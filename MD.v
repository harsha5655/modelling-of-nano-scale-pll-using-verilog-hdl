==> flow/design.v <==
`timescale 1ns / 1ps
module MD(
    input vco,
    input rst,
    input clk_divider_enable,
    input [9:0]m,
    output md_out
);
    reg [9:0] counter;
    reg divided_clk;
    reg odd_toggle;
    wire [9:0] ratio_divided_by_two;
    wire enable;
    always @(posedge vco or posedge rst) begin
        if (rst) begin
            divided_clk <= 1'b0;
            odd_toggle <= 1'b1;
            counter <= 10'b0;
        end
        else if (enable) begin
            if (~m[0] & counter == ratio_divided_by_two - 1'b1) begin
                divided_clk <= ~divided_clk;
                counter <= 10'b0;
            end
            else if (m[0] & ((counter == ratio_divided_by_two - 1'b1 & odd_toggle)
                                        | (counter == ratio_divided_by_two & ~odd_toggle))) begin
                divided_clk <= ~divided_clk;
                odd_toggle <= ~odd_toggle;
                counter <= 10'b0;
            end
            else begin
                counter <= counter + 10'b1;
            end
        end
    end
    assign enable = clk_divider_enable | (m != 10'b00_0000_0001) | (m != 10'b00_0000_0000);
    assign ratio_divided_by_two = (m >> 1);
    assign md_out = clk_divider_enable ? divided_clk : vco;
endmodule
==> Reports on MD <==
Tool output for the design above, in the order of the flow.
Lines are those of the file above, counted from 1.
Library cell names are shortened.
{ "design": {"design": "MD", "clock_port": "vco", "library": "sky130hd", "lib_corner": "tt_025C_1v80"} }

==> After elaboration <==
Source: Yosys, flattened and elaborated, memories not mapped. Widths are those after wreduce. Registers that Yosys merges into a memory's read port (data or address) are not register bits. Print and check cells do not count. Equal cells are merged and count once.
{ "bits": {"register_bits": 12, "out_inout_bits": 1, "inputBits": 13} }
{ "op_classes": {"muxes": 5, "reduce_logical": 4, "eq_ne": 3, "n_logic": 11, "add_sub_neg": 2} }
{ "ops": {"columns": ["op", "n"], "rows": [
  ["10-bit 2-to-1 mux", 2],
  ["10-bit by 1-bit adder with 10-bit output (second input constant)", 1],
  ["10-bit by 1-bit inequality test with 1-bit output (second input constant)", 1],
  ["10-bit == test", 1],
  ["10-bit by 9-bit == test with 1-bit output", 1],
  ["10-bit nonzero test", 1],
  ["9-bit by 1-bit subtractor with 10-bit output (second input constant)", 1],
  ["1-bit bitwise AND", 4],
  ["1-bit NOT", 4],
  ["1-bit bitwise OR", 3],
  ["3-bit AND reduction", 1],
  ["1-bit 2-to-1 mux", 3],
  ["2-bit AND reduction", 1],
  ["2-bit nonzero test", 1]
]} }

==> Longest topological paths <==
Yosys ltp: most cells in a row. Word level: on the elaborated netlist, between registers, memories and ports. Mapped: between sequential cells and ports; inverters and the memories' decode and read muxes count.
{ "logic_depth": {"word_depth": 7, "abc_area": 0, "depth_mapped": 9, "ltp_nobuf": 8} }

==> Synthesis result <==
The flow's flattened synthesis, as Yosys stat reports it; memories are mapped. The netlist is that of the ABC_AREA named above (0 if unset); the other value can give another one.
{ "synth_totals": {"buffers": 4, "flip_flops": 12, "stdcells": 113, "synth_area_um2": 1012.2} }
{ "types": {"columns": ["cell_type", "n", "type_area_um2"], "rows": [
  ["dfrtp_1", 11, 275.264],
  ["xnor2_1", 12, 105.101],
  ["xor2_1", 9, 78.826],
  ["nor2_1", 17, 63.811],
  ["o41ai_4", 1, 27.526],
  ["dfstp_2", 1, 26.275],
  ["ha_1", 2, 25.024],
  ["nand3_1", 5, 25.024],
  ["xor3_1", 1, 23.773],
  ["inv_1", 6, 22.522],
  ["or4_4", 2, 22.522],
  ["nor4_4", 1, 21.27],
  ["o21ai_0", 4, 20.019],
  ["and3_1", 3, 18.768],
  ["nand2_1", 5, 18.768],
  ["o2111ai_1", 2, 17.517],
  ["nor3_1", 3, 15.014],
  ["nor3b_1", 2, 15.014]
]} }
Not listed: further types 20, cells in them 26.

Settings and measured results of 2 stored flow runs for module MD (sky130hd), not sorted in any way. The constraints put input and output delay at 20% of the set period each and load the outputs with 0.01 pF.
"total_power_w" is the tool's figure for a default switching activity; nothing was simulated.

Record 1
==> flow/run.sh <==
#!/bin/bash
# the make line also repeats the synthesis and layout settings of config.mk as NAME=value (left out here)
make -C /OpenROAD-flow-scripts/flow DESIGN_CONFIG=/design/flow/config.mk WORK_HOME=/design/flow/orfs CLKGATE_MAP_FILE= finish
==> flow/config.mk <==
export PLATFORM = sky130hd
export DESIGN_NAME = MD
export DESIGN_NICKNAME = MD
export VERILOG_FILES = /design/flow/design.v
export SDC_FILE = /design/flow/constraint.sdc
export NUM_CORES = 4
export LEC_CHECK = 0
export CAP_MARGIN = 20
export CORE_MARGIN = 2
export CORE_UTILIZATION = 40
export SLEW_MARGIN = 20
==> flow/constraint.sdc <==
create_clock -name core_clock -period 2.22 [get_ports {vco}]
set_input_delay 0.4440 -clock core_clock [delete_from_list [all_inputs] [get_ports {vco}]]
set_output_delay 0.4440 -clock core_clock [all_outputs]
set_load 0.01 [all_outputs]

==> results of record 1, as JSON <==
{
  "ys_area_um2": 1012.2,
  "final_die_area_um2": 2949.0,
  "finish.stdcell_area_um2": 1505.2,
  "util_pct": 61.9,
  "fin_ws_ns": 0.053,
  "tns_setup_ns": 0.000,
  "total_power_w": 0.001328
}

Record 2
==> flow/run.sh <==
#!/bin/bash
# the make line also repeats the synthesis and layout settings of config.mk as NAME=value (left out here)
make -C /OpenROAD-flow-scripts/flow DESIGN_CONFIG=/design/flow/config.mk WORK_HOME=/design/flow/orfs CLKGATE_MAP_FILE= finish
==> flow/config.mk <==
export PLATFORM = sky130hd
export DESIGN_NAME = MD
export DESIGN_NICKNAME = MD
export VERILOG_FILES = /design/flow/design.v
export SDC_FILE = /design/flow/constraint.sdc
export NUM_CORES = 4
export LEC_CHECK = 0
export CAP_MARGIN = 20
export CORE_MARGIN = 8
export CORE_UTILIZATION = 31
export GPL_ROUTABILITY_DRIVEN = 0
export HOLD_SLACK_MARGIN = 0.14
export MAX_ROUTING_LAYER = met5
export PLACE_DENSITY = 0.55
export SLEW_MARGIN = 20
==> flow/constraint.sdc <==
create_clock -name core_clock -period 2.19 [get_ports {vco}]
set_input_delay 0.4380 -clock core_clock [delete_from_list [all_inputs] [get_ports {vco}]]
set_output_delay 0.4380 -clock core_clock [all_outputs]
set_load 0.01 [all_outputs]

==> results of record 2, as JSON <==
{
  "ys_area_um2": 1012.2,
  "final_die_area_um2": 5349.5,
  "finish.stdcell_area_um2": 1488.9,
  "util_pct": 48.4,
  "fin_ws_ns": 0.039,
  "tns_setup_ns": 0.000,
  "total_power_w": 0.001312
}
